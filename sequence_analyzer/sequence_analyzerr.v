==> flow/design.v <==
module ANALIZATOR_SEQ ( 
  input CLK, RST, 
  input CE, 
  input [3:0] DAT_I, 
  output reg [15:0] LED, 
  output [7:0] NOM_BLANK 
); 
reg [4:0] STATE; 
reg [15:0] NOM; 
assign NOM_BLANK = NOM[7:0]; 
always@(posedge CLK, posedge RST) 
    begin 
        if(RST) 
            begin 
                STATE <= 5'd0; 
                NOM <= 16'h0000; 
            end 
        else if(~RST) 
            begin 
                case(STATE) 
                    5'd0:  
                        if(CE)  
                            begin 
                                if(DAT_I == 4) 
                                    begin 
                                        STATE <= 5'd1; 
                                        NOM <= 16'b1; 
                                    end 
                                else begin 
                                    STATE <= 5'd0; 
                                    NOM <= 16'b0; 
                                end 
                            end 
                    5'd1: 
                        if(CE) 
                            begin 
                                if(DAT_I == 7) 
                                    begin 
                                        STATE <= 5'd2; 
                                        NOM <= 16'h2; 
                                    end 
                                else begin 
                                    STATE <= 5'd0; 
                                    NOM <= 16'b0; 
                                end 
                            end 
                    5'd2: 
                        if(CE) 
                            begin 
                                if(DAT_I == 4'hC) 
                                    begin 
                                        STATE <= 5'd3; 
                                        NOM <= 16'h3; 
                                    end 
                                else begin 
                                    STATE <= 5'd0; 
                                    NOM <= 16'b0; 
                                end 
                            end 
                     5'd3: 
                        if(CE) 
                            begin 
                                if(DAT_I == 5) 
                                    begin 
                                        STATE <= 5'd4; 
                                        NOM <= 16'h4; 
                                    end 
                                else begin 
                                    STATE <= 5'd0; 
                                    NOM <= 16'b0; 
                                end 
                            end 
                     5'd4:                        if(CE) 
                            begin 
                                if(DAT_I == 3) 
                                    begin 
                                        STATE <= 5'd5; 
                                        NOM <= 16'h5; 
                                    end 
                                else begin 
                                    STATE <= 5'd0; 
                                    NOM <= 16'b0; 
                                end 
                             end 
                     5'd5: 
                        if(CE) 
                            begin 
                                if(DAT_I == 2) 
                                    begin 
                                        STATE <= 5'd6; 
                                        NOM <= 16'h6; 
                                    end 
                                else begin 
                                    STATE <= 5'd0; 
                                    NOM <= 16'b0; 
                                end 
                             end 
                     5'd6: 
                        if(CE) 
                            begin 
                                if(DAT_I == 4'hF) 
                                    begin 
                                        STATE <= 5'd7; 
                                        NOM <= 16'h7; 
                                    end 
                                else begin 
                                    STATE <= 5'd0; 
                                    NOM <= 16'b0; 
                                end 
                             end 
                     5'd7: 
                        if(CE) 
                            begin 
                                if(DAT_I == 3) 
                                    begin 
                                        STATE <= 5'd8; 
                                        NOM <= 16'h8; 
                                    end 
                                else begin 
                                    STATE <= 5'd0; 
                                    NOM <= 16'b0; 
                                end 
                             end 
                     5'd8:                        if(CE) 
                            begin 
                                if(DAT_I == 5) 
                                    begin 
                                        STATE <= 5'd9; 
                                        NOM <= 16'h9; 
                                    end 
                                else begin 
                                    STATE <= 5'd0; 
                                    NOM <= 16'b0; 
                                end 
                             end 
                     5'd9: 
                        if(CE) 
                            begin 
                                if(DAT_I == 9) 
                                    begin 
                                        STATE <= 5'd10; 
                                        NOM <= 16'h10; 
                                    end 
                                else begin 
                                    STATE <= 5'd0; 
                                    NOM <= 16'b0; 
                                end 
                             end 
                     5'd10: 
                        if(CE) 
                            begin 
                                if(DAT_I == 2) 
                                    begin 
                                        STATE <= 5'd11; 
                                        NOM <= 16'h11; 
                                    end 
                                else begin 
                                    STATE <= 5'd0; 
                                    NOM <= 16'b0; 
                                end 
                             end 
                     5'd11: 
                        if(CE) 
                            begin 
                                if(DAT_I == 4'hA) 
                                    begin 
                                        STATE <= 5'd12; 
                                        NOM <= 16'h12; 
                                    end 
                                else begin 
                                    STATE <= 5'd0; 
                                    NOM <= 16'b0; 
                                end 
                             end 
                     5'd12:                        if(CE) 
                            begin 
                                if(DAT_I == 3) 
                                    begin 
                                        STATE <= 5'd13; 
                                        NOM <= 16'h13; 
                                    end 
                                else begin 
                                    STATE <= 5'd0; 
                                    NOM <= 16'b0; 
                                end 
                             end 
                     5'd13: 
                        if(CE) 
                            begin 
                                if(DAT_I == 4'hB) 
                                    begin 
                                        STATE <= 5'd14; 
                                        NOM <= 16'h14; 
                                    end 
                                else begin 
                                    STATE <= 5'd0; 
                                    NOM <= 16'b0; 
                                end 
                             end 
                     5'd14: 
                        if(CE) 
                            begin 
                                if(DAT_I == 4'h4) 
                                    begin 
                                        STATE <= 5'd15; 
                                        NOM <= 16'h15; 
                                    end 
                                else begin 
                                    STATE <= 5'd0; 
                                    NOM <= 16'b0; 
                                end 
                             end 
                     5'd15: 
                        if(CE) 
                            begin 
                                if(DAT_I == 4'hB) 
                                    begin 
                                        STATE <= 5'd16; 
                                        NOM <= 16'h16; 
                                    end 
                                else begin 
                                    STATE <= 5'd0; 
                                    NOM <= 16'b0; 
                                end 
                             end 
                     5'd16:                        if(CE) 
                            begin 
                                begin 
                                    STATE <= 5'd0; 
                                    NOM <= 16'h16; 
                                end 
                             end 
                     default: 
                        begin 
                            STATE <= 5'd0; 
                            NOM <= 16'h0; 
                        end 
                endcase 
                case(NOM) 
                    16'h0: LED <= 16'b0000000000000000; 
                    16'h1: LED <= 16'b0000000000000001; 
                    16'h2: LED <= 16'b0000000000000011; 
                    16'h3: LED <= 16'b0000000000000111; 
                    16'h4: LED <= 16'b0000000000001111; 
                    16'h5: LED <= 16'b0000000000011111; 
                    16'h6: LED <= 16'b0000000000111111; 
                    16'h7: LED <= 16'b0000000001111111; 
                    16'h8: LED <= 16'b0000000011111111; 
                    16'h9: LED <= 16'b0000000111111111; 
                    16'h10: LED <= 16'b0000001111111111; 
                    16'h11: LED <= 16'b0000011111111111; 
                    16'h12: LED <= 16'b0000111111111111; 
                    16'h13: LED <= 16'b0001111111111111; 
                    16'h14: LED <= 16'b0011111111111111; 
                    16'h15: LED <= 16'b0111111111111111; 
                    16'h16: LED <= 16'b1111111111111111; 
                    default: LED <= 0; 
                endcase 
            end 
    end 
endmodule 
## Tool chain data of ANALIZATOR_SEQ

What the tools print for ANALIZATOR_SEQ, step after step.
Lines are those of the file above, counted from 1.
Not given: -

| set-up | value |
|---|---|
| top module | ANALIZATOR_SEQ |
| clock port | CLK |
| cell library | sky130hd |
| timing corner | tt_025C_1v80 |

## Elaborated design

Yosys after proc, flatten, opt, wreduce and memory -nomap, before mapping. Memory bits, and registers merged into a memory's read port (data or address), are not among the register bits. Print and check cells are not counted.
Memory sizes are those after Yosys's memory passes, which may raise the word count (mostly to a power of two), join words into wider ones and drop unused or constant bits.

| bit counts | value |
|---|---|
| flip-flop bits (word level) | 21 |
| memory bits (read-only) | 512 |
| clocked read ports x word width | 16 |
| memory cells | 1 |
| bits of input ports | 7 |
| output and inout port bits | 24 |
| cells after elaboration | 120 |

Memories:

| name | depth | bits a word | read ports | write ports | RTL line | RTL |
|---|---|---|---|---|---|---|
| (no name shown) | 32 | 16 | 1 | 0 | 239 | `case(NOM)` |

| operators by class | value |
|---|---|
| equality and inequality tests | 43 |
| muxes and demuxes | 68 |
| bitwise gates (word level) | 1 |
| reduce/logical cells | 5 |

Operators by type and width:

| kind | number |
|---|---|
| parallel mux 16 bit (select 17 bit) | 1 |
| two-way mux 16 bit | 17 |
| two-way mux 5 bit | 25 |
| parallel mux 5 bit (select 17 bit) | 1 |
| equality test 5 x 4 -> 1 bit with constant B | 8 |
| two-way mux 4 bit | 10 |
| != test 2 bit with constant B | 17 |
| two-way mux 3 bit | 8 |
| equality test 4 bit with constant B | 5 |
| equality test 5 x 3 -> 1 bit with constant B | 4 |
| AND reduction 18 bit | 1 |
| equality test 4 x 3 -> 1 bit with constant B | 3 |
| zero test 11 bit | 1 |
| equality test 5 x 2 -> 1 bit with constant B | 2 |
| equality test 4 x 2 -> 1 bit with constant B | 2 |
| two-way mux 2 bit | 4 |
| equality test 5 x 1 -> 1 bit with constant B | 1 |
| equality test 5 bit with constant B | 1 |
| zero test 5 bit | 1 |
| zero test 1 bit | 2 |
| two-way mux 1 bit | 2 |
| NOT 1 bit | 1 |

## Logic depth

Longest topological path by Yosys (ltp), each cell counted once; first at word level (registers and memories cut), then after technology mapping (sequential cells cut; the memories' decode and read muxes count).

| logic depth | value |
|---|---|
| depth after elaboration | 4 |
| ABC_AREA | 0 |
| mapped depth | 7 |
| mapped depth without buffers | 5 |

## After synthesis

Source: synth_stat.txt of the flow (Yosys; design flattened, memories mapped). It holds for the ABC_AREA given above (unset counts as 0); a run with the other value may have another netlist.
Totals and module areas in this step are rounded.

| mapped netlist | value |
|---|---|
| cell count | 217 |
| synthesis area | 2,050 µm² |
| area of sequential cells | 1,030 µm² |
| flip-flop cells | 38 |
| buffers | 14 |

Cell types:

| type | number | total area (µm²) |
|---|---|---|
| sky130_fd_sc_hd__dfrtp_1 | 21 | 525.504 |
| sky130_fd_sc_hd__edfxtp_1 | 16 | 480.461 |
| sky130_fd_sc_hd__nand2_1 | 40 | 150.144 |
| sky130_fd_sc_hd__o21ai_0 | 16 | 80.077 |
| sky130_fd_sc_hd__nor2_1 | 21 | 78.826 |
| sky130_fd_sc_hd__ha_1 | 4 | 50.048 |
| sky130_fd_sc_hd__nand3b_1 | 5 | 37.536 |
| sky130_fd_sc_hd__nor2b_1 | 6 | 37.536 |
| sky130_fd_sc_hd__a22o_1 | 4 | 35.034 |
| sky130_fd_sc_hd__nand2b_1 | 5 | 31.28 |
| sky130_fd_sc_hd__buf_4 | 4 | 30.029 |
| sky130_fd_sc_hd__dfstp_2 | 1 | 26.275 |
| sky130_fd_sc_hd__inv_1 | 7 | 26.275 |
| sky130_fd_sc_hd__a21oi_1 | 5 | 25.024 |
| sky130_fd_sc_hd__nand4_1 | 4 | 25.024 |
| sky130_fd_sc_hd__nor3_1 | 5 | 25.024 |
| sky130_fd_sc_hd__o22ai_1 | 4 | 25.024 |
| sky130_fd_sc_hd__buf_6 | 2 | 22.522 |

Not listed: further types 32, cells in them 47.

## Worst setup path after synthesis

Path of least setup slack by OpenSTA after synthesis, without wires, with an ideal clock, recovery checks aside; 20% of the period is set as input and as output delay. Where synthesis merged equal registers, the netlist keeps one of their names.

| timing path post-synthesis | value |
|---|---|
| path kind | input to register |
| from | in RST |
| to | reg STATE |
| period | 2.19 ns |
| external input delay | 0.438 ns |
| library setup time | 0.136 ns |
| time at the first pin | 0.438 ns |
| arrival time | 1.569 ns |
| required time | 2.054 ns |
| slack | 0.486 ns |
| delay of the path | 1.267 ns |
| stages on the path | 5 |
| path buffers | 1 |
| synthesis period reached | 1.704 ns |

"delay of the path" = arrival - input delay + setup time.
"stages on the path" counts driving pins, that of a launching flip-flop among them; a cell with two outputs on the path counts twice.
"synthesis period reached" is the clock period less the worst setup slack; recovery checks do not enter. This is arithmetic on one report: input and output delays are still those of the set period (20% each).
An end named without its bit number is one bit of that signal or, where synthesis recoded a state register, one of its new flip-flops.
At most two assigning lines are given for a register; there are more.

| on the way, post-synthesis | value |
|---|---|
| cell sequence | sky130_fd_sc_hd__inv_2 -> sky130_fd_sc_hd__nand2_1 -> sky130_fd_sc_hd__clkbuf_1 -> sky130_fd_sc_hd__nand2_1 -> sky130_fd_sc_hd__o21ai_0 |

Ends and longest elaborated chain, post-synthesis:

| what | RTL line | RTL |
|---|---|---|
| from (decl) | 2 | `input CLK, RST,` |
| to (assign) | 15 | `STATE <= 5'd0;` |
| to (assign) | 26 | `STATE <= 5'd1;` |
| to (decl) | 8 | `reg [4:0] STATE;` |

No chain of elaborated cells between the ends is given.

## Worst path after layout

From the final timing report of job 1: the path of least setup slack in the routed layout; clock arrival at registers is part of the times.

| timing path after layout | value |
|---|---|
| path kind | input to register |
| from | in DAT_I[3] |
| to | reg STATE |
| period | 1.88 ns |
| external input delay | 0.38 ns |
| library setup time | 0.08 ns |
| time at the first pin | 0.38 ns |
| arrival time | 1.97 ns |
| required time | 2.09 ns |
| slack | 0.12 ns |
| stages on the path | 7 |
| path buffers | 2 |

An end named without its bit number is one bit of that signal or, where synthesis recoded a state register, one of its new flip-flops.
At most two assigning lines are given for a register; there are more.

| on the way, after layout | value |
|---|---|
| cell sequence | sky130_fd_sc_hd__clkdlybuf4s50_1 -> sky130_fd_sc_hd__buf_6 -> sky130_fd_sc_hd__nand2b_2 -> sky130_fd_sc_hd__nor2_2 -> sky130_fd_sc_hd__o22ai_1 -> sky130_fd_sc_hd__nor4_1 -> sky130_fd_sc_hd__a32oi_1 |

Ends and longest elaborated chain, after layout:

| what | RTL line | RTL |
|---|---|---|
| from (decl) | 4 | `input [3:0] DAT_I,` |
| to (assign) | 15 | `STATE <= 5'd0;` |
| to (assign) | 26 | `STATE <= 5'd1;` |
| to (decl) | 8 | `reg [4:0] STATE;` |

No chain of elaborated cells between the ends is given.

==> runs of ANALIZATOR_SEQ <==
Stored flow runs of ANALIZATOR_SEQ (2 of them; Yosys, OpenROAD, sky130hd). They differ in their settings and are not a sequence. Constraints: input delay and output delay 20% of the set period each, output load 0.01 pF.
By "worst setup path time" is meant the share of the clock period that the worst setup path is allowed (20% is reserved at inputs, 20% at outputs), minus its slack. Clock arrival times at its registers enter into it.
The measured numbers are rounded.

#### Job 1

| setting | value |
|---|---|
| period_ns | `1.88` |
| CORE_UTILIZATION | `20` |
| SETUP_SLACK_MARGIN | `0.1` |
| PLACE_DENSITY | `0.74` |
| CELL_PAD_IN_SITES_DETAIL_PLACEMENT | `1` |
| ABC_AREA | `0` |
| GPL_TIMING_DRIVEN | `0` |
| GPL_ROUTABILITY_DRIVEN | `1` |
| MAX_ROUTING_LAYER | `met4` |
| CAP_MARGIN | `20` |
| CORE_MARGIN | `2` |
| SLEW_MARGIN | `20` |

| result | value |
|---|---|
| synthesized cell area | 2,050 µm² |
| area of the die | 11,100 µm² |
| standard-cell area after layout | 2,650 µm² |
| utilization after routing | 26.9% |
| worst setup slack after layout | 0.122 ns |
| total negative setup slack | 0.000 ns |
| worst setup path time | 1.38 ns |
| critical path type | input to register |

#### Job 2

| setting | value |
|---|---|
| period_ns | `2.2` |
| CORE_UTILIZATION | `49` |
| SETUP_SLACK_MARGIN | `0.63` |
| PLACE_DENSITY_LB_ADDON | `0.28` |
| CELL_PAD_IN_SITES_GLOBAL_PLACEMENT | `0` |
| ABC_AREA | `0` |
| GPL_TIMING_DRIVEN | `1` |
| CTS_CLUSTER_SIZE | `38` |
| CAP_MARGIN | `20` |
| CORE_MARGIN | `2` |
| SLEW_MARGIN | `20` |

| result | value |
|---|---|
| synthesized cell area | 2,050 µm² |
| area of the die | 4,720 µm² |
| standard-cell area after layout | 2,650 µm² |
| utilization after routing | 66.3% |
| worst setup slack after layout | 0.694 ns |
| total negative setup slack | 0.000 ns |
| worst setup path time | 1.07 ns |
| critical path type | input to register |
