==> flow/design.v <==
module SimpleFIFO #( 
 MEM_SIZE = 6,  
    DATA_SIZE = 4 
) 
( 
    input reset, 
    input clk, 
 input enable, 
    input read_mode, 
    input write_mode, 
    input [DATA_SIZE-1:0] data_in, 
    output reg [DATA_SIZE-1:0] data_out, 
    output reg full, 
    output reg empty, 
    output reg valid 
); 
reg [DATA_SIZE-1:0] mem [0:MEM_SIZE-1];        
reg [$clog2(MEM_SIZE)-1:0] write_pointer, write_pointer_next, 
write_pointer_succ;  
reg [$clog2(MEM_SIZE)-1:0] read_pointer, read_pointer_next, read_pointer_succ;  
reg full_next, empty_next; 
integer i; 
initial  
begin 
 write_pointer <= 0; 
 write_pointer_next <= 0; 
 write_pointer_succ <= 0; 
 read_pointer <= 0; 
 read_pointer_next <= 0; 
 read_pointer_succ <= 0; 
 full <= 0; 
 full_next <= 0; 
 empty <= 1; 
 empty_next <= 1; 
 valid <= 0; 
 data_out <= 0; 
 for(i = 0; i < MEM_SIZE; i = i + 1) 
  mem[i] <= {DATA_SIZE{1'b0}}; 
end 
always@(posedge clk) 
 if (enable && read_mode && !empty) 
 begin 
  data_out = mem[read_pointer]; 
  valid <= 1; 
    end 
    else  
        valid <= 0;     
always@(posedge clk) 
    if (enable && write_mode && !full)         
        mem[write_pointer] <= data_in; 
always @(posedge clk) begin 
    if (reset) 
        begin 
            write_pointer <= 0; 
            read_pointer <= 0; 
            full <= 0;     
            empty <= 1'b1;   
        end 
    else if (enable) 
        begin 
            write_pointer <= write_pointer_next; 
            read_pointer <= read_pointer_next; 
            full <= full_next; 
   empty <= empty_next;  
        end 
end  
always @* 
begin 
    write_pointer_succ = (write_pointer + 1) % MEM_SIZE; 
    read_pointer_succ = (read_pointer + 1) % MEM_SIZE; 
    write_pointer_next = write_pointer; 
 read_pointer_next = read_pointer; 
    full_next = full;  
    empty_next = empty; 
    case({write_mode, read_mode}) 
  2'b01:  
            if (!empty) 
                begin 
                    read_pointer_next = read_pointer_succ; 
                    full_next = 0; 
                    if (read_pointer_succ == write_pointer) 
                        empty_next = 1; 
                end        
        2'b10: 
            if (!full) 
                begin 
                    write_pointer_next = write_pointer_succ; 
                    empty_next = 0; 
                    if (write_pointer_succ == read_pointer) 
full_next = 1; 
                end       
2'b11: 
            begin 
            case ({full, empty}) 
                2'b10: 
                    begin
                        read_pointer_next = read_pointer_succ; 
                        full_next = 0; 
                        if (read_pointer_succ == write_pointer) 
                            empty_next = 1; 
                    end     
                2'b01: 
                    begin 
                        write_pointer_next = write_pointer_succ; 
                        empty_next = 0; 
                        if (write_pointer_succ == read_pointer) 
                            full_next = 1; 
                    end 
                default: 
                    begin 
                        write_pointer_next = write_pointer_succ; 
                        read_pointer_next = read_pointer_succ; 
                    end   
            endcase 
            end 
    endcase 
end 
endmodule 
Reports on SimpleFIFO
Tool output for the design above, in the order of the flow.
Line numbers count from 1 in the design file above.
Operators: Yosys type, input widths -> output width; for muxes data width and select width s.
Cell names lack the library's common part.
{"block": "setup", "top_module": "SimpleFIFO", "clock_port": "clk", "lib": "sky130hd", "pvt_corner": "tt_025C_1v80"}

Word-level counts
Yosys after proc, flatten, opt, wreduce and memory -nomap, before mapping. Memory bits, and registers merged into a memory's read port (data or address), are not among the register bits. Print and check cells are not counted. Equal cells are merged and count once.
Memory sizes are those after Yosys's memory passes, which may raise the word count (mostly to a power of two), join words into wider ones and drop unused or constant bits.
{"block": "word_totals", "reg_bits": 9, "latchBits": 0, "ramBits": 24, "romBits": 0, "clocked_rd_ports_x_width": 4, "mem_count": 1, "in_bits": 9, "out_inout_bits": 7, "wordCells": 59}
{"block": "memory_table", "memory": "mem", "size": 6, "width": 4, "rd": 1, "write_ports": 1, "line": 17, "source": "reg [DATA_SIZE-1:0] mem [0:MEM_SIZE-1];"}
{"block": "classes", "addsub": 2, "multipliers": 0, "div_mod_pow": 2, "n_cmp": 0, "n_eq": 14, "n_shift": 0, "mux": 22, "n_logic": 0, "reduce_and_logical": 13}
{"block": "ops", "operator": "$mod 32x3->32 const B", "n": 2}
{"block": "ops", "operator": "$mux 3", "n": 5}
{"block": "ops", "operator": "$pmux 3 s2", "n": 2}
{"block": "ops", "operator": "$reduce_and 5->1", "n": 2}
{"block": "ops", "operator": "$mux 1", "n": 10}
{"block": "ops", "operator": "$ne 2x2->1 const B", "n": 4}
{"block": "ops", "operator": "$add 3x1->4 const B", "n": 2}
{"block": "ops", "operator": "$reduce_and 4->1", "n": 2}
{"block": "ops", "operator": "$eq 2x2->1 const B", "n": 3}
{"block": "ops", "operator": "$eq 3x3->1", "n": 2}
{"block": "ops", "operator": "$ne 3x3->1 const B", "n": 2}
{"block": "ops", "operator": "$pmux 1 s3", "n": 2}
{"block": "ops", "operator": "$logic_and 1x1->1", "n": 4}
{"block": "ops", "operator": "$eq 2x1->1 const B", "n": 2}
{"block": "ops", "operator": "$reduce_bool 2->1", "n": 2}
{"block": "ops", "operator": "$mux 4", "n": 1}
{"block": "ops", "operator": "$pmux 1 s2", "n": 2}
{"block": "ops", "operator": "$ne 3x2->1 const B", "n": 1}
{"block": "ops", "operator": "$reduce_bool 3->1", "n": 1}
{"block": "ops", "operator": "$logic_not 1->1", "n": 2}

Logic depth
Longest topological path by Yosys (ltp), each cell counted once; first at word level (registers and memories cut), then after technology mapping (sequential cells cut; the memories' decode and read muxes count).
{"block": "depth", "depth_word": 6, "abc_area": 0, "ltp_mapped": 9, "ltp_nobuf": 7}

Mapped cells and area
The flow's flattened synthesis, as Yosys stat reports it; memories are mapped. The netlist is that of the ABC_AREA named above (0 if unset); the other value can give another one.
{"block": "mapped", "mapped_cells": 148, "synth_area_um2": 1831.8, "seq_area_um2": 1021.0, "ff_cells": 37, "buffers": 8}
{"block": "by_type", "type": "edfxtp_1", "n": 28, "type_area_um2": 840.806}
{"block": "by_type", "type": "dfxtp_1", "n": 9, "type_area_um2": 180.173}
{"block": "by_type", "type": "mux4_2", "n": 4, "type_area_um2": 90.086}
{"block": "by_type", "type": "mux2i_1", "n": 8, "type_area_um2": 80.077}
{"block": "by_type", "type": "a21oi_1", "n": 12, "type_area_um2": 60.058}
{"block": "by_type", "type": "xnor2_1", "n": 6, "type_area_um2": 52.55}
{"block": "by_type", "type": "ha_1", "n": 4, "type_area_um2": 50.048}
{"block": "by_type", "type": "nor2_1", "n": 12, "type_area_um2": 45.043}
{"block": "by_type", "type": "buf_6", "n": 3, "type_area_um2": 33.782}
{"block": "by_type", "type": "nand2_1", "n": 9, "type_area_um2": 33.782}
{"block": "by_type", "type": "o31ai_1", "n": 4, "type_area_um2": 30.029}
{"block": "by_type", "type": "xor2_1", "n": 3, "type_area_um2": 26.275}
{"block": "by_type", "type": "nand2b_1", "n": 4, "type_area_um2": 25.024}
{"block": "by_type", "type": "a211oi_1", "n": 3, "type_area_um2": 22.522}
{"block": "by_type", "type": "nor2b_1", "n": 3, "type_area_um2": 18.768}
{"block": "by_type", "type": "a21oi_4", "n": 1, "type_area_um2": 16.266}
{"block": "by_type", "type": "a221oi_2", "n": 1, "type_area_um2": 15.014}
{"block": "by_type", "type": "buf_4", "n": 2, "type_area_um2": 15.014}
Other cell types: 22; their cells: 32.

Path before layout
Source: OpenSTA report_checks on the synthesized netlist (no wires, ideal clock, input and output delay 20% of the period each), path of least setup slack; recovery checks are left aside. Register names are those of the netlist, which keeps one name where synthesis merged equal registers.
{"block": "synth_path", "kind": "reg2reg", "from": "reg write_pointer[1]", "to": "reg full", "tclk_ns": 2.07, "setup_ns": 0.086, "launch_ns": 0.000, "arrival_time_ns": 1.714, "required_ns": 1.984, "slack_ns": 0.270, "path_delay_ns": 1.800, "driving_pins": 10, "path_buffers": 2, "period_less_setup_slack_ns": 1.8}
"path_delay_ns" = arrival - input delay + setup time.
"driving_pins": output pins that drive a net of the path, with the launching flip-flop's if there is one; two outputs of one cell count as two.
"period_less_setup_slack_ns" is the clock period less the worst setup slack; recovery checks do not enter. This is arithmetic on one report: input and output delays are still those of the set period (20% each).
The rows between start and end are the longest chain of elaborated cells between them; the timing report does not say that the signal goes this way. Where chains are equally long, one stands for them.
Each line given opens the expression or statement behind the cell; cells for indexed reads and writes are added by Yosys, which also makes memories of some case tables.
{"block": "synth_via", "path_cell_list": "dfxtp_1 -> buf_6 -> inv_1 -> ha_1 -> buf_6 -> nand2b_2 -> o22ai_1 -> a211oi_1 -> xor2_1 -> a211oi_1", "elab_chain_len": 6, "cells_between": 10, "cone_classes": "add/sub: 1; div: 1; eq/ne: 2; mux: 5; reduce/logical: 1"}
{"block": "synth_rtl", "item": "from (decl)", "line": 18, "source": "reg [$clog2(MEM_SIZE)-1:0] write_pointer, write_pointer_next,"}
{"block": "synth_rtl", "item": "from (assign)", "line": 54, "source": "write_pointer <= 0;"}
{"block": "synth_rtl", "item": "from (assign)", "line": 61, "source": "write_pointer <= write_pointer_next;"}
{"block": "synth_rtl", "item": "$add 3x1->4", "line": 69, "source": "write_pointer_succ = (write_pointer + 1) % MEM_SIZE;"}
{"block": "synth_rtl", "item": "$mod 32x3->32", "line": 69}
{"block": "synth_rtl", "item": "$eq 3x3->1", "line": 106, "source": "if (write_pointer_succ == read_pointer)"}
{"block": "synth_rtl", "item": "$mux 1", "line": 106}
{"block": "synth_rtl", "item": "$pmux 1 s2", "line": 94, "source": "case ({full, empty})"}
{"block": "synth_rtl", "item": "$pmux 1 s3", "line": 75, "source": "case({write_mode, read_mode})"}
{"block": "synth_rtl", "item": "to (assign)", "line": 56, "source": "full <= 0;"}
{"block": "synth_rtl", "item": "to (assign)", "line": 63, "source": "full <= full_next;"}
{"block": "synth_rtl", "item": "to (decl)", "line": 13, "source": "output reg full,"}

Worst path after layout
Path of least setup slack in the final report of record 1 (OpenROAD, finished layout, wires in). Where an end is a register, its clock arrival counts in the times.
{"block": "layout_path", "kind": "reg2reg", "from": "reg write_pointer[0]", "to": "reg full", "tclk_ns": 2.84, "setup_ns": 0.08, "launch_ns": 0.28, "arrival_time_ns": 2.34, "required_ns": 3.05, "slack_ns": 0.71, "driving_pins": 7, "path_buffers": 0}
The rows between start and end are the longest chain of elaborated cells between them; the timing report does not say that the signal goes this way. Where chains are equally long, one stands for them.
{"block": "layout_via", "path_cell_list": "dfxtp_1 -> ha_1 -> nand2b_2 -> o22ai_1 -> a211oi_1 -> xor2_1 -> a211oi_1", "elab_chain_len": 6, "cells_between": 10, "cone_classes": "add/sub: 1; div: 1; eq/ne: 2; mux: 5; reduce/logical: 1"}
{"block": "layout_rtl", "item": "from (decl)", "line": 18, "source": "reg [$clog2(MEM_SIZE)-1:0] write_pointer, write_pointer_next,"}
{"block": "layout_rtl", "item": "from (assign)", "line": 54, "source": "write_pointer <= 0;"}
{"block": "layout_rtl", "item": "from (assign)", "line": 61, "source": "write_pointer <= write_pointer_next;"}
{"block": "layout_rtl", "item": "$add 3x1->4", "line": 69, "source": "write_pointer_succ = (write_pointer + 1) % MEM_SIZE;"}
{"block": "layout_rtl", "item": "$mod 32x3->32", "line": 69}
{"block": "layout_rtl", "item": "$eq 3x3->1", "line": 106, "source": "if (write_pointer_succ == read_pointer)"}
{"block": "layout_rtl", "item": "$mux 1", "line": 106}
{"block": "layout_rtl", "item": "$pmux 1 s2", "line": 94, "source": "case ({full, empty})"}
{"block": "layout_rtl", "item": "$pmux 1 s3", "line": 75, "source": "case({write_mode, read_mode})"}
{"block": "layout_rtl", "item": "to (assign)", "line": 56, "source": "full <= 0;"}
{"block": "layout_rtl", "item": "to (assign)", "line": 63, "source": "full <= full_next;"}
{"block": "layout_rtl", "item": "to (decl)", "line": 13, "source": "output reg full,"}

==> runs of SimpleFIFO <==
Below are 2 stored runs of the flow (Yosys, OpenROAD; platform sky130hd) on SimpleFIFO, each with its settings and what was measured, unordered. Constraints: input delay and output delay 20% of the set period each, output load 0.01 pF.
"achieved_period_ns": clock period set for the run, less the worst setup slack. It is reckoned from that one timing run; input and output delays stay at 20% of the period that was set.
"worst_path_ns" is the time allowed to the run's worst setup path (the clock period less input and output delay, where it has them) less its slack. Clock arrival times count: a late capture clock shortens it, a late launch clock lengthens it.
"power_total_uw" is the tool's figure for a default switching activity; nothing was simulated.

{"run": "record 1", "settings": { "period_ns": 2.84, "CORE_UTILIZATION": 23, "SETUP_SLACK_MARGIN": 0.48, "PLACE_DENSITY_LB_ADDON": 0.13, "CORE_ASPECT_RATIO": 1.03, "CORE_MARGIN": 4, "GPL_TIMING_DRIVEN": 1, "SLEW_MARGIN": 5, "MAX_ROUTING_LAYER": "met5", "CAP_MARGIN": 20 }, "results": { "setup_ws_ns": 0.709, "util_pct": 28.9, "achieved_period_ns": 2.131, "timing.hold.ws_ns": 0.589, "tns_ns": 0.000, "worst_path_ns": 2.13, "path_kind": "reg2reg", "final_cell_area_um2": 2195.9, "synth_chip_area_um2": 1831.8, "power_total_uw": 1164, "design.die.area_um2": 9455.8 }}
{"run": "record 2", "settings": { "period_ns": 1.41, "CORE_UTILIZATION": 72, "SETUP_SLACK_MARGIN": -0.01, "PLACE_DENSITY_LB_ADDON": 0.03, "CORE_MARGIN": 5, "CELL_PAD_IN_SITES_GLOBAL_PLACEMENT": 1, "GPL_TIMING_DRIVEN": 1, "GPL_ROUTABILITY_DRIVEN": 1, "CTS_CLUSTER_SIZE": 37, "CAP_MARGIN": 40, "MIN_ROUTING_LAYER": "met2", "SLEW_MARGIN": 20 }, "outcome": "did not finish, placement stopped with FLW-0024"}
