==> flow/design.v <==
module SevenSegmentLED(
    input [7:0] AN_MASK,
    input [31:0] NUMBER,
    input clk,
    input RESET,
    output [7:0] AN,
    output reg[7:0] SEG
);
    wire[2:0] counter_res;
    count #(.mod(8), .step(1)) cntr(
        .clk(clk),
        .RE(RESET),
        .CE(1'b1),
        .dir(1'b0),
        .out(counter_res)
    );
    reg [7:0] AN_REG = 0;
    assign AN = AN_REG | AN_MASK;
    wire [3:0] NUMBER_SPLITTER[0:7];
    genvar i;
    generate
        for (i = 0; i < 8; i = i + 1)
        begin
            assign NUMBER_SPLITTER[i] = NUMBER[((i+1)*4-1)-:4];
        end
    endgenerate
    always @(posedge clk)
        begin
        if (RESET)
            SEG <= 8'b11111111;
        else
        begin
            case (NUMBER_SPLITTER[counter_res])
                4'h0: SEG <= 8'b11000000;
                4'h1: SEG <= 8'b11111001;
                4'h2: SEG <= 8'b10100100;
                4'h3: SEG <= 8'b10110000;
                4'h4: SEG <= 8'b10011001;
                4'h5: SEG <= 8'b10010010;
                4'h6: SEG <= 8'b10000010;
                4'h7: SEG <= 8'b11111000;
                4'h8: SEG <= 8'b10000000;
                4'h9: SEG <= 8'b10010000;
                4'ha: SEG <= 8'b10001000;
                4'hb: SEG <= 8'b10000011;
                4'hc: SEG <= 8'b11000110;
                4'hd: SEG <= 8'b10100001;
                4'he: SEG <= 8'b10000110;
                4'hf: SEG <= 8'b10001110;
                default: SEG <= 8'b11111111;
            endcase
            AN_REG = ~(8'b1 << counter_res);
        end
    end
endmodule
`timescale 1ns / 1ps
module count# (step = 1, mod = 16) (
    input clk,
    input dir,
    input RE,  
    input CE,  
    output reg [$clog2(mod) -1:0] out
);
    initial out  = 0;
    always@(posedge clk or posedge RE)
    begin
        if (RE)
            out <= 0;  
        else if (CE) begin
            if (dir == 0)
                out <= (out + step) % mod;
            else
                out <= (mod + out - step) % mod;
        end
    end
endmodule
==> Step by step through the tools: SevenSegmentLED <==
Tool output for the design above, in the order of the flow.
Line numbers count from 1 in the design file above.
Cell names lack the library's common part.
{ "setup": {"top_module": "SevenSegmentLED", "clock": "clk", "library": "sky130hd", "lib_corner": "tt_025C_1v80"} }

==> After elaboration <==
Counts by Yosys on the flattened word-level netlist (proc, flatten, opt, wreduce; memories kept). Register bits leave out memories and registers merged into their read ports (data or address); mux counts leave out enables and synchronous resets folded into registers. Print and check cells are left out. Cells with the same type and inputs are merged into one.
Memory sizes are those after Yosys's memory passes, which may raise the word count (mostly to a power of two), join words into wider ones and drop unused or constant bits.
{ "bits": {"regBits": 19, "romBits": 112, "mem_count": 1, "clocked_rd_ports_x_width": 7, "wordCells": 18} }
{ "mem_list": {"columns": ["memory", "size", "width", "rd", "wr", "line_no", "rtl"], "rows": [
  ["(no name shown)", 16, 7, 1, 0, 33, "case (NUMBER_SPLITTER[counter_res])"]
]} }
{ "classes": {"shift": 1, "equal": 7, "n_logic": 2, "muxes": 2, "reduce_logical": 1, "add_sub_neg": 1} }
{ "ops": {"columns": ["cell", "n"], "rows": [
  ["4-bit case mux with 8-bit select", 1],
  ["3-bit == test with constant B", 4],
  ["1-bit by 3-bit << shifter with 8-bit output with constant A", 1],
  ["8-bit bitwise OR", 1],
  ["8-bit NOT", 1],
  ["3-bit by 2-bit == test with 1-bit output with constant B", 2],
  ["4-bit 2-to-1 mux", 1],
  ["3-bit by 1-bit adder with 3-bit output with constant B", 1],
  ["3-bit by 1-bit == test with 1-bit output with constant B", 1],
  ["3-bit zero test", 1]
]} }

==> Longest topological paths <==
Longest topological path by Yosys (ltp), each cell counted once; first at word level (registers and memories cut), then after technology mapping (sequential cells cut; the memories' decode and read muxes count).
{ "logic_depth": {"depth_word": 3, "ABC_AREA": 0, "depth_mapped": 12, "depth_no_buf": 11} }

==> Netlist <==
Yosys stat after the flow's synthesis: flattened, memories mapped to cells. It holds for the ABC_AREA given above (unset counts as 0); a run with the other value may have another netlist.
Totals and module areas in this step are rounded.
{ "synth_totals": {"seqArea_um2": 460, "mapped_cells": 120, "flip_flops": 18, "synth_area_um2": 1200} }
{ "types": {"columns": ["type", "n", "area_total_um2"], "rows": [
  ["edfxtp_1", 8, 240.23],
  ["ha_1", 12, 150.144],
  ["dfxtp_1", 7, 140.134],
  ["dfrtp_1", 3, 75.072],
  ["mux2_2", 6, 67.565],
  ["or2_2", 8, 50.048],
  ["inv_1", 13, 48.797],
  ["nand2_1", 9, 33.782],
  ["mux2i_1", 3, 30.029],
  ["a31oi_1", 4, 25.024],
  ["a22oi_1", 3, 22.522],
  ["a31oi_4", 1, 21.27],
  ["a221oi_1", 2, 17.517],
  ["a22o_1", 2, 17.517],
  ["a31o_2", 2, 17.517],
  ["o221ai_1", 2, 17.517],
  ["o311ai_0", 2, 17.517],
  ["nand3_1", 3, 15.014]
]} }
Not listed: further types 23, cells in them 30.
The figures by module come from a second, unflattened synthesis with its own total; it is not the netlist above.
{ "unflattened": {"cells_unflattened": 141, "hier_area_um2": 1300} }
Rows give one instance, submodules left out.
{ "by_module": {"columns": ["module", "area_um2", "instances", "cells"], "rows": [
  ["SevenSegmentLED", 1200, 1, 126],
  ["count", 160, 1, 15]
]} }

==> Timing after synthesis <==
OpenSTA on the mapped netlist: ideal clock, no wires. The path of least setup slack (recovery checks aside). Input and output delay are each 20% of the period. Register names are those of the netlist, which keeps one name where synthesis merged equal registers.
{ "synth_timing": {"path_kind": "register -> register", "from": "reg cntr.out[2]", "to": "reg SEG[3]", "delay_ns": 2.895, "clock_period_ns": 3.32, "slack_ns": 0.425, "path_buffers": 1, "setup_time_ns": 0.122, "stages": 12, "t_arrival_ns": 2.773, "t_required_ns": 3.198, "synth_period_reached_ns": 2.895} }
"delay_ns" is the arrival time less input delay plus setup time.
"stages" counts driving pins, that of a launching flip-flop among them; a cell with two outputs on the path counts twice.
"synth_period_reached_ns" = period - worst setup slack (recovery checks aside). The figure is calculated, with input and output delays left at 20% of the set period.
The rows between start and end are the longest chain of elaborated cells between them; the timing report does not say that the signal goes this way. Where chains are equally long, one stands for them.
A line is the first line of the expression or statement that the cell stems from. Yosys adds cells for indexed reads and writes and turns some case tables into memories.
A register here has more assigning lines than the two given.
{ "synth_via": {"cell_sequence": "dfrtp_1 > buf_2 > inv_1 > ha_1 > or4_4 > nand2b_4 > o22ai_1 > inv_1 > ha_1 > inv_1 > nor2_1 > o32a_1", "elab_chain_len": 3} }
{ "synth_lines": {"columns": ["item", "line_no", "rtl"], "rows": [
  ["start, declared", 62, "output reg [$clog2(mod) -1:0] out"],
  ["start, assigned", 71, "out <= (out + step) % mod;"],
  ["start, assigned", 73, "out <= (mod + out - step) % mod;"],
  ["3-bit == test", 33, "case (NUMBER_SPLITTER[counter_res])"],
  ["4-bit case mux with 8-bit select", 33, null],
  ["4-bit 2-to-1 mux", 29, "if (RESET)"],
  ["end, assigned", 34, "4'h0: SEG <= 8'b11000000;"],
  ["end, assigned", 35, "4'h1: SEG <= 8'b11111001;"],
  ["end, declared", 7, "output reg[7:0] SEG"]
]} }

==> Path in the finished layout <==
Path of least setup slack in the final report of job 1 (OpenROAD, finished layout, wires in). Where an end is a register, its clock arrival counts in the times.
{ "layout_timing": {"path_kind": "register -> register", "from": "reg cntr.out[0]", "to": "reg SEG[3]", "path_buffers": 0, "clock_period_ns": 2.8, "stages": 11, "slack_ns": 0.05, "t_arrival_ns": 2.94, "setup_time_ns": 0.10, "t_required_ns": 2.98} }
The rows between start and end are the longest chain of elaborated cells between them; the timing report does not say that the signal goes this way. Where chains are equally long, one stands for them.
A register here has more assigning lines than the two given.
{ "layout_via": {"cell_sequence": "dfrtp_1 > ha_1 > ha_1 > or4_4 > nand2b_4 > o22ai_2 > inv_1 > ha_1 > inv_1 > nor2_1 > o32a_1", "elab_chain_len": 3} }
{ "layout_lines": {"columns": ["item", "line_no", "rtl"], "rows": [
  ["start, declared", 62, "output reg [$clog2(mod) -1:0] out"],
  ["start, assigned", 71, "out <= (out + step) % mod;"],
  ["start, assigned", 73, "out <= (mod + out - step) % mod;"],
  ["3-bit == test", 33, "case (NUMBER_SPLITTER[counter_res])"],
  ["4-bit case mux with 8-bit select", 33, null],
  ["4-bit 2-to-1 mux", 29, "if (RESET)"],
  ["end, assigned", 34, "4'h0: SEG <= 8'b11000000;"],
  ["end, assigned", 35, "4'h1: SEG <= 8'b11111001;"],
  ["end, declared", 7, "output reg[7:0] SEG"]
]} }

# Flow runs of SevenSegmentLED

Below are 2 stored runs of the flow (Yosys, OpenROAD; platform sky130hd) on SevenSegmentLED, each with its settings and what was measured, unordered. Constraints: input delay and output delay 20% of the set period each, output load 0.01 pF.
"period_less_ws_ns" = clock period - worst setup slack. The figure is calculated, with input and output delays left at 20% of the set period.
Values from the reports are rounded here.
[
  {
    "run": "job 1",
    "settings": { "period_ns": 2.8, "CORE_UTILIZATION": 35, "CELL_PAD_IN_SITES_DETAIL_PLACEMENT": 0, "GPL_TIMING_DRIVEN": 1, "GPL_ROUTABILITY_DRIVEN": 1, "CTS_CLUSTER_DIAMETER": 174, "CAP_MARGIN": 20, "CORE_MARGIN": 2, "SLEW_MARGIN": 20 },
    "results": { "layout_utilization_frac": 0.58, "die_footprint_um2": 3900, "total_negative_slack_ns": 0.000, "period_less_ws_ns": 2.751, "finish.stdcell_area_um2": 1900, "timing.setup.ws_ns": 0.049, "synth_area_um2": 1200 }
  },
  {
    "run": "job 2",
    "settings": { "period_ns": 2.85, "CORE_UTILIZATION": 35, "SETUP_SLACK_MARGIN": -0.14, "PLACE_DENSITY_LB_ADDON": 0.27, "CORE_ASPECT_RATIO": 1.31, "CORE_MARGIN": 9, "CELL_PAD_IN_SITES_DETAIL_PLACEMENT": 2, "GPL_TIMING_DRIVEN": 1, "CTS_CLUSTER_SIZE": 68, "CAP_MARGIN": 35, "SLEW_MARGIN": 25 },
    "results": { "synth_area_um2": 1200, "layout_utilization_frac": 0.58, "die_footprint_um2": 5900, "timing.setup.ws_ns": -0.068, "total_negative_slack_ns": -0.086, "finish.stdcell_area_um2": 1900, "period_less_ws_ns": 2.918 }
  }
]
